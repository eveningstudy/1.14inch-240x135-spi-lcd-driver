==> flow/design.v <==
module data_source (
    input wire clk,
    input wire rst_n,
    output reg fifo_write_valid,
    output reg [8:0] fifo_write_data,
    input wire fifo_write_ready,
    output reg lcd_resetn
);
localparam MAX_CMDS = 69;
reg [8:0] init_cmd[MAX_CMDS:0];
localparam INIT_RESET   = 4'd0;
localparam INIT_PREPARE = 4'd1;
localparam INIT_WAKEUP  = 4'd2;
localparam INIT_SNOOZE  = 4'd3;
localparam INIT_WORKING = 4'd4;
localparam SEND_PIXEL_H = 4'd5;
localparam SEND_PIXEL_L = 4'd6;
localparam FRAME_DONE   = 4'd7;
localparam CNT_100MS = 32'd2700000;
localparam CNT_120MS = 32'd3240000;
localparam CNT_200MS = 32'd5400000;
reg [3:0] init_state;
reg [6:0] cmd_index;
reg [31:0] delay_cnt;
reg [15:0] pixel_cnt;
reg [15:0] pixel_data;
reg [3:0] frame_cmd_index;
localparam LCD_WIDTH = 240;
localparam LCD_HEIGHT = 135;
localparam PIXEL_COUNT = LCD_WIDTH * LCD_HEIGHT;
localparam COLOR_BLUE  = 16'h001F;
localparam COLOR_GREEN = 16'h07E0;
localparam COLOR_RED   = 16'hF800;
localparam CMD_CASET = 9'h02A;
localparam CMD_RASET = 9'h02B;
localparam CMD_RAMWR = 9'h02C;
initial begin
    init_cmd[0] = 9'h036;
    init_cmd[1] = 9'h170;
    init_cmd[2] = 9'h03A;
    init_cmd[3] = 9'h105;
    init_cmd[4] = 9'h0B2;
    init_cmd[5] = 9'h10C;
    init_cmd[6] = 9'h10C;
    init_cmd[7] = 9'h100;
    init_cmd[8] = 9'h133;
    init_cmd[9] = 9'h133;
    init_cmd[10] = 9'h0B7;
    init_cmd[11] = 9'h135;
    init_cmd[12] = 9'h0BB;
    init_cmd[13] = 9'h119;
    init_cmd[14] = 9'h0C0;
    init_cmd[15] = 9'h12C;
    init_cmd[16] = 9'h0C2;
    init_cmd[17] = 9'h101;
    init_cmd[18] = 9'h0C3;
    init_cmd[19] = 9'h112;
    init_cmd[20] = 9'h0C4;
    init_cmd[21] = 9'h120;
    init_cmd[22] = 9'h0C6;
    init_cmd[23] = 9'h10F;
    init_cmd[24] = 9'h0D0;
    init_cmd[25] = 9'h1A4;
    init_cmd[26] = 9'h1A1;
    init_cmd[27] = 9'h0E0;
    init_cmd[28] = 9'h1D0;
    init_cmd[29] = 9'h104;
    init_cmd[30] = 9'h10D;
    init_cmd[31] = 9'h111;
    init_cmd[32] = 9'h113;
    init_cmd[33] = 9'h12B;
    init_cmd[34] = 9'h13F;
    init_cmd[35] = 9'h154;
    init_cmd[36] = 9'h14C;
    init_cmd[37] = 9'h118;
    init_cmd[38] = 9'h10D;
    init_cmd[39] = 9'h10B;
    init_cmd[40] = 9'h11F;
    init_cmd[41] = 9'h123;
    init_cmd[42] = 9'h0E1;
    init_cmd[43] = 9'h1D0;
    init_cmd[44] = 9'h104;
    init_cmd[45] = 9'h10C;
    init_cmd[46] = 9'h111;
    init_cmd[47] = 9'h113;
    init_cmd[48] = 9'h12C;
    init_cmd[49] = 9'h13F;
    init_cmd[50] = 9'h144;
    init_cmd[51] = 9'h151;
    init_cmd[52] = 9'h12F;
    init_cmd[53] = 9'h11F;
    init_cmd[54] = 9'h11F;
    init_cmd[55] = 9'h120;
    init_cmd[56] = 9'h123;
    init_cmd[57] = 9'h021;
    init_cmd[58] = 9'h029;
    init_cmd[59] = 9'h02A;
    init_cmd[60] = 9'h100;
    init_cmd[61] = 9'h128;
    init_cmd[62] = 9'h101;
    init_cmd[63] = 9'h117;
    init_cmd[64] = 9'h02B;
    init_cmd[65] = 9'h100;
    init_cmd[66] = 9'h135;
    init_cmd[67] = 9'h100;
    init_cmd[68] = 9'h1BB;
    init_cmd[69] = 9'h02C;
end
always @(posedge clk or negedge rst_n) begin
    if (!rst_n) begin
        init_state <= INIT_RESET;
        cmd_index <= 0;
        delay_cnt <= 0;
        pixel_cnt <= 0;
        frame_cmd_index <= 0;
        lcd_resetn <= 0;
        fifo_write_valid <= 0;
        fifo_write_data <= 0;
    end else begin
        fifo_write_valid <= 0;
        case (init_state)
            INIT_RESET: begin
                lcd_resetn <= 0;
                if (delay_cnt == CNT_100MS) begin
                    delay_cnt <= 0;
                    init_state <= INIT_PREPARE;
                    lcd_resetn <= 1;
                end else begin
                    delay_cnt <= delay_cnt + 1;
                end
            end
            INIT_PREPARE: begin
                if (delay_cnt == CNT_200MS) begin
                    delay_cnt <= 0;
                    init_state <= INIT_WAKEUP;
                end else begin
                    delay_cnt <= delay_cnt + 1;
                end
            end
            INIT_WAKEUP: begin
                if (fifo_write_ready && !fifo_write_valid) begin
                    fifo_write_valid <= 1;
                    fifo_write_data <= 9'h011;
                    init_state <= INIT_SNOOZE;
                end
            end
            INIT_SNOOZE: begin
                if (delay_cnt == CNT_120MS) begin
                    delay_cnt <= 0;
                    cmd_index <= 0;
                    init_state <= INIT_WORKING;
                end else begin
                    delay_cnt <= delay_cnt + 1;
                end
            end
            INIT_WORKING: begin
                if (cmd_index <= MAX_CMDS) begin
                    if (fifo_write_ready && !fifo_write_valid) begin
                        fifo_write_valid <= 1;
                        fifo_write_data <= init_cmd[cmd_index];
                        cmd_index <= cmd_index + 1;
                    end
                end else begin
                    init_state <= SEND_PIXEL_H;
                    pixel_cnt <= 0;
                end
            end
            SEND_PIXEL_H: begin
                if (pixel_cnt < PIXEL_COUNT) begin
                    if (pixel_cnt < (PIXEL_COUNT / 3))
                        pixel_data <= COLOR_BLUE;
                    else if (pixel_cnt < (PIXEL_COUNT * 2 / 3))
                        pixel_data <= COLOR_GREEN;
                    else
                        pixel_data <= COLOR_RED;
                    if (fifo_write_ready && !fifo_write_valid) begin
                        fifo_write_valid <= 1;
                        fifo_write_data <= {1'b1, pixel_data[15:8]};
                        init_state <= SEND_PIXEL_L;
                    end
                end else begin
                    init_state <= FRAME_DONE;
                    frame_cmd_index <= 0;
                end
            end
            SEND_PIXEL_L: begin
                if (fifo_write_ready && !fifo_write_valid) begin
                    fifo_write_valid <= 1;
                    fifo_write_data <= {1'b1, pixel_data[7:0]};
                    pixel_cnt <= pixel_cnt + 1;
                    init_state <= SEND_PIXEL_H;
                end
            end
            FRAME_DONE: begin
                if (fifo_write_ready && !fifo_write_valid) begin
                    fifo_write_valid <= 1;
                    case (frame_cmd_index)
                        4'd0: fifo_write_data <= CMD_CASET;
                        4'd1: fifo_write_data <= 9'h100;
                        4'd2: fifo_write_data <= 9'h128;
                        4'd3: fifo_write_data <= 9'h101;
                        4'd4: fifo_write_data <= 9'h117;
                        4'd5: fifo_write_data <= CMD_RASET;
                        4'd6: fifo_write_data <= 9'h100;
                        4'd7: fifo_write_data <= 9'h135;
                        4'd8: fifo_write_data <= 9'h100;
                        4'd9: fifo_write_data <= 9'h1BB;
                        4'd10: fifo_write_data <= CMD_RAMWR;
                    endcase
                    if (frame_cmd_index == 4'd10) begin
                        frame_cmd_index <= 0;
                        pixel_cnt <= 0;
                        init_state <= SEND_PIXEL_H;
                    end else begin
                        frame_cmd_index <= frame_cmd_index + 1;
                    end
                end
            end
            default: init_state <= INIT_RESET;
        endcase
    end
end
endmodule
module fifo #(
    parameter DEPTH = 16,
    parameter WIDTH = 9
) (
    input wire clk,
    input wire rst_n,
    input wire read_ready,
    output wire read_valid,
    output reg [WIDTH-1:0] read_data,
    output wire write_ready,
    input wire write_valid,
    input wire [WIDTH-1:0] write_data
);
localparam PTR_BITS = $clog2(DEPTH);
reg [WIDTH-1:0] data [DEPTH-1:0];
reg [PTR_BITS:0] wr_ptr, rd_ptr;
wire [PTR_BITS:0] n = wr_ptr - rd_ptr;
integer i;
always @(posedge clk or negedge rst_n) begin
    if (!rst_n) begin
        for (i = 0; i < DEPTH; i = i + 1) begin
            data[i] <= 0;
        end
        wr_ptr <= 0;
        rd_ptr <= 0;
    end else begin
        if (write_valid && write_ready) begin
            data[wr_ptr[PTR_BITS-1:0]] <= write_data;
            wr_ptr <= wr_ptr + 1;
        end
        if (read_valid && read_ready) begin
            read_data <= data[rd_ptr[PTR_BITS-1:0]];
            rd_ptr <= rd_ptr + 1;
        end
    end
end
assign read_valid = (n != 0);
assign write_ready = (n != DEPTH);
endmodule
module serializer(
    input clk,
    input rst_n,
    input fifo_valid,         
    input [8:0] fifo_data,   
    output fifo_read_ready,   
    output reg CS,          
    output reg SCLK,       
    output reg D_C,          
    output reg SDA          
);
    localparam IDLE  = 2'd0;
    localparam LOAD  = 2'd1;
    localparam SHIFT = 2'd2;
    localparam DONE  = 2'd3;
    reg [1:0] state;
    reg [7:0] shift_reg;  
    reg [2:0] crt;   
    assign fifo_read_ready = (state == IDLE);
    always @(posedge clk or negedge rst_n) begin
        if (!rst_n) begin
            state     <= IDLE;
            shift_reg <= 8'd0;
            crt   <= 0;
            CS        <= 1;  
            SCLK      <= 0;
            D_C       <= 0;
            SDA       <= 0;
        end else begin
            case (state)
                IDLE: begin
                    CS   <= 1;
                    SCLK <= 0;
                    if (fifo_valid) begin
                        state <= LOAD;
                    end
                end
                LOAD: begin
                    D_C       <= fifo_data[8];  
                    shift_reg <= fifo_data[7:0];
                    crt <= 3'd7;  
                    CS        <= 0;  
                    state     <= SHIFT;
                end
                SHIFT: begin                 
                    if (SCLK == 0) begin
                        SCLK <= 1;
                        SDA  <= shift_reg[crt];
                    end else begin
                        SCLK <= 0;
                        if (crt == 0)
                            state <= DONE;
                        else
                            crt <= crt - 1;
                    end
                end
                DONE: begin
                    CS    <= 1; 
                    state <= IDLE;
                end
                default: state <= IDLE;
            endcase
        end
    end
endmodule
module lcd_driver_top (
    input  wire clk,
    input  wire rst_n,
    output wire lcd_resetn,
    output wire lcd_cs,
    output wire lcd_dc,
    output wire lcd_sclk,
    output wire lcd_sda
);
wire ds_fifo_write_valid;
wire [8:0] ds_fifo_write_data;
wire ds_fifo_write_ready;
wire fifo_serial_read_valid;
wire [8:0] fifo_serial_read_data;
wire fifo_serial_read_ready;
data_source data_source_inst (
    .clk(clk),
    .rst_n(rst_n),
    .fifo_write_valid(ds_fifo_write_valid),
    .fifo_write_data(ds_fifo_write_data),
    .fifo_write_ready(ds_fifo_write_ready),
    .lcd_resetn(lcd_resetn)
);
fifo #(
    .DEPTH(16),
    .WIDTH(9)
) fifo_inst (
    .clk(clk),
    .rst_n(rst_n),
    .read_ready(fifo_serial_read_ready),
    .read_valid(fifo_serial_read_valid),
    .read_data(fifo_serial_read_data),
    .write_ready(ds_fifo_write_ready),
    .write_valid(ds_fifo_write_valid),
    .write_data(ds_fifo_write_data)
);
serializer serializer_inst (
    .clk(clk),
    .rst_n(rst_n),
    .fifo_valid(fifo_serial_read_valid),
    .fifo_data(fifo_serial_read_data),
    .fifo_read_ready(fifo_serial_read_ready),
    .CS(lcd_cs),
    .SCLK(lcd_sclk),
    .D_C(lcd_dc),
    .SDA(lcd_sda)
);
endmodule
# Reports on lcd_driver_top
# Tool output for the design above, in the order of the flow.
# Lines are those of the file above, counted from 1.
# Not given: n/a
# design
design	lcd_driver_top
clock_port	clk
cell_library	sky130hd
lib_corner	tt_025C_1v80

# Word-level counts
# Counts by Yosys on the flattened word-level netlist (proc, flatten, opt, wreduce). Print and check cells are left out. Cells with the same type and inputs are merged into one.
# Memory sizes are those after Yosys's memory passes, which may raise the word count (mostly to a power of two), join words into wider ones and drop unused or constant bits.
# word_totals
n_memories	1
mem_bits_ro	630
regBits	270
word_cells	226
in_bits	2
out_inout_bits	5
# mem_list
name	size	word_bits	rd	wr	line	rtl
data_source_inst.init_cmd	70	9	1	0	10	reg [8:0] init_cmd[MAX_CMDS:0];
# classes
n_logic	1
n_mux	54
n_addsub	8
reduce_and_logical	49
cmp	4
shift	1
n_eq	73
# ops
op	count
parallel mux 9 bit (select 16 bit)	1
parallel mux 32 bit (select 3 bit)	1
two-way mux 32 bit	3
parallel mux 9 bit (select 9 bit)	1
two-way mux 16 bit	5
== test 4 bit with constant B	19
== test 32 x 22 -> 1 bit with constant B	2
== test 4 x 3 -> 1 bit with constant B	16
two-way mux 9 bit	7
two-way mux 4 bit	13
parallel mux 16 bit (select 3 bit)	1
parallel mux 9 bit (select 5 bit)	1
AND reduction 2 bit	18
less-than comparator 16 x 15 -> 1 bit with constant B	2
adder 32 x 1 -> 32 bit with constant B	1
== test 32 x 23 -> 1 bit with constant B	1
== test 4 x 2 -> 1 bit with constant B	8
parallel mux 4 bit (select 8 bit)	1
inequality test 2 x 1 -> 1 bit with constant B	13
two-way mux 7 bit	3
AND reduction 9 bit	2
adder 16 x 1 -> 16 bit with constant B	1
less-than comparator 16 x 14 -> 1 bit with constant B	1
== test 4 x 1 -> 1 bit with constant B	4
logical NOT 4 bit	4
parallel mux 7 bit (select 2 bit)	1
inequality test 10 x 9 -> 1 bit with constant B	1
nonzero test 2 bit	5
# Not listed: further kinds 33, cells in them 54.

# Longest topological paths
# Yosys ltp: most cells in a row. Word level: on the elaborated netlist, between registers, memories and ports. Mapped: between sequential cells and ports; inverters and the memories' decode and read muxes count.
# depth
word_depth	6
abc_area	0
ltp_mapped	11
ltp_nobuf	8

# Mapped cells and area
# Source: synth_stat.txt of the flow (Yosys; design flattened, memories mapped). It holds for the ABC_AREA given above (unset counts as 0); a run with the other value may have another netlist.
# mapped
buffers	85
seqArea_um2	6645.1
ffs	263
mapped_cells	1288
synth_area_um2	13995.9
# by_type
cell_type	count	area_total_um2
sky130_fd_sc_hd__dfrtp_1	248	6.21E+03
sky130_fd_sc_hd__mux2_2	155	1.75E+03
sky130_fd_sc_hd__edfxtp_1	12	360.346
sky130_fd_sc_hd__nand2_1	91	341.578
sky130_fd_sc_hd__ha_1	27	337.824
sky130_fd_sc_hd__o21ai_0	61	305.293
sky130_fd_sc_hd__nand3_1	55	275.264
sky130_fd_sc_hd__a21oi_1	48	240.23
sky130_fd_sc_hd__clkbuf_1	64	240.23
sky130_fd_sc_hd__nor2_1	64	240.23
sky130_fd_sc_hd__xnor2_1	22	192.685
sky130_fd_sc_hd__mux2i_1	19	190.182
sky130_fd_sc_hd__a222oi_1	17	170.163
sky130_fd_sc_hd__xor2_1	18	157.651
sky130_fd_sc_hd__a31oi_1	22	137.632
sky130_fd_sc_hd__mux4_2	6	135.13
sky130_fd_sc_hd__inv_1	33	123.869
sky130_fd_sc_hd__a221oi_1	14	122.618
# Not listed: further types 69, cells in them 312.
# The figures by module come from a second, unflattened synthesis with its own total; it is not the netlist above.
# hier_totals
hier_cells	1280
area_unflattened_um2	14096.0
# Each row is one instance without its submodules.
# by_module
module	cells	mod_seq_area_um2	area_um2	instances
fifo	582	4124.0	7812.5	1
data_source	634	2043.2	5450.2	1
serializer	64	478.0	833.3	1
lcd_driver_top	0	0.0	0.0	1

# Timing after synthesis
# Path of least setup slack by OpenSTA after synthesis, without wires, with an ideal clock, recovery checks aside; 20% of the period is set as input and as output delay. Where synthesis merged equal registers, the netlist keeps one of their names.
# synth_timing
path_type	register to register
start	register fifo_inst.rd_ptr[2]
end	register fifo_inst.data[12][0]
stages	12
path_delay_ns	3.015
period_ns	3.29
arrival_ns	2.890
setup_ns	0.125
t_first_pin_ns	0.000
t_required_ns	3.165
n_path_buf	3
slack_ns	0.275
period_less_setup_slack_ns	3.015
# "path_delay_ns" = arrival - input delay + setup time.
# "stages" counts driving pins, that of a launching flip-flop among them; a cell with two outputs on the path counts twice.
# "period_less_setup_slack_ns" = period - worst setup slack (recovery checks aside). The figure is calculated, with input and output delays left at 20% of the set period.
# Between the ends stands the longest chain of elaborated cells between them, by number of cells; it is not shown to be the way that was timed. Of several equally long chains one is given.
# A line is the first line of the expression or statement that the cell stems from. Yosys adds cells for indexed reads and writes and turns some case tables into memories.
# Lines with a computed index may be missing from the assigning lines.
# synth_via
path_cell_list	sky130_fd_sc_hd__dfrtp_1 sky130_fd_sc_hd__clkbuf_1 sky130_fd_sc_hd__inv_1 sky130_fd_sc_hd__clkbuf_1 sky130_fd_sc_hd__ha_1 sky130_fd_sc_hd__and3b_1 sky130_fd_sc_hd__nor4_2 sky130_fd_sc_hd__o2111a_1 sky130_fd_sc_hd__nor2_4 sky130_fd_sc_hd__buf_6 sky130_fd_sc_hd__nand4_4 sky130_fd_sc_hd__mux2_2
elab_chain_cells	4
cells_between	4
cone_lines	3
cone_classes	add/sub: 1; eq/ne: 1; reduce/logical: 2
# synth_rtl
item	line	rtl
start: declaration	239	reg [PTR_BITS:0] wr_ptr, rd_ptr;
start: assignment	248	rd_ptr <= 0;
start: assignment	256	rd_ptr <= rd_ptr + 1;
subtractor 5 bit	240	wire [PTR_BITS:0] n = wr_ptr - rd_ptr;
inequality test 5 bit	261	assign write_ready = (n != DEPTH);
logical AND 1 bit	250	if (write_valid && write_ready) begin
AND reduction 2 bit	n/a
end: assignment	245	data[i] <= 0;
end: declaration	238	reg [WIDTH-1:0] data [DEPTH-1:0];

# Worst path after layout
# Path of least setup slack in the final report of run 1 (OpenROAD, finished layout, wires in). Where an end is a register, its clock arrival counts in the times.
# layout_timing
path_type	register to register
start	register fifo_inst.rd_ptr[2]
end	register fifo_inst.data[9][8]
arrival_ns	3.63
setup_ns	0.11
n_path_buf	0
stages	9
t_first_pin_ns	0.56
t_required_ns	3.77
period_ns	3.33
slack_ns	0.15
# Between the ends stands the longest chain of elaborated cells between them, by number of cells; it is not shown to be the way that was timed. Of several equally long chains one is given.
# Lines with a computed index may be missing from the assigning lines.
# layout_via
path_cell_list	sky130_fd_sc_hd__dfrtp_1 sky130_fd_sc_hd__inv_1 sky130_fd_sc_hd__ha_1 sky130_fd_sc_hd__a21oi_1 sky130_fd_sc_hd__a211oi_1 sky130_fd_sc_hd__o2111a_1 sky130_fd_sc_hd__nor2_4 sky130_fd_sc_hd__nand4b_2 sky130_fd_sc_hd__mux2_2
elab_chain_cells	4
cells_between	4
cone_lines	3
cone_classes	add/sub: 1; eq/ne: 1; reduce/logical: 2
# layout_rtl
item	line	rtl
start: declaration	239	reg [PTR_BITS:0] wr_ptr, rd_ptr;
start: assignment	248	rd_ptr <= 0;
start: assignment	256	rd_ptr <= rd_ptr + 1;
subtractor 5 bit	240	wire [PTR_BITS:0] n = wr_ptr - rd_ptr;
inequality test 5 bit	261	assign write_ready = (n != DEPTH);
logical AND 1 bit	250	if (write_valid && write_ready) begin
AND reduction 2 bit	n/a
end: assignment	245	data[i] <= 0;
end: declaration	238	reg [WIDTH-1:0] data [DEPTH-1:0];

# Settings and measured results of 2 stored flow runs for module lcd_driver_top (sky130hd), not sorted in any way. The constraints put input and output delay at 20% of the set period each and load the outputs with 0.01 pF.
# "clock_period_reached_ns": clock period set for the run, less the worst setup slack. It is reckoned from that one timing run; input and output delays stay at 20% of the period that was set.
# "worstPathTime_ns": the worst setup path's part of the clock period (all of it between registers, 20% less for each end at a port) less its slack. A launch clock that arrives late makes it longer, a capture clock that arrives late makes it shorter.
# "totalPower_w" is the tool's figure for a default switching activity; nothing was simulated.
# Settings: . = not set for that run.
stored run	period_ns	CORE_UTILIZATION	SETUP_SLACK_MARGIN	PLACE_DENSITY	CELL_PAD_IN_SITES_GLOBAL_PLACEMENT	CELL_PAD_IN_SITES_DETAIL_PLACEMENT	TNS_END_PERCENT	ABC_AREA	GPL_ROUTABILITY_DRIVEN	CTS_CLUSTER_SIZE	SLEW_MARGIN	MAX_ROUTING_LAYER	CAP_MARGIN	CORE_MARGIN	CORE_ASPECT_RATIO	GPL_TIMING_DRIVEN	CTS_CLUSTER_DIAMETER	MIN_ROUTING_LAYER	yosys.chip_area_um2	dieArea_um2	final_cell_area_um2	fin_util_pct	ws_setup_ns	setup_tns_ns	totalPower_w	clock_period_reached_ns	worstPathTime_ns	critical_path_kind
run 1	3.33	53	-0.3	0.7	2	1	95	0	1	33	40	met4	20	2	.	.	.	.	13995.9	27723.9	15433.6	59.4	0.146	0.000	0.006615	3.184	3.18	register to register
run 2	3.27	67	0.36	.	.	0	.	.	.	.	20	.	20	2	1.37	1	274	met1	13995.9	22075.7	15358.5	75.4	0.481	0.000	0.006299	2.789	2.79	register to register
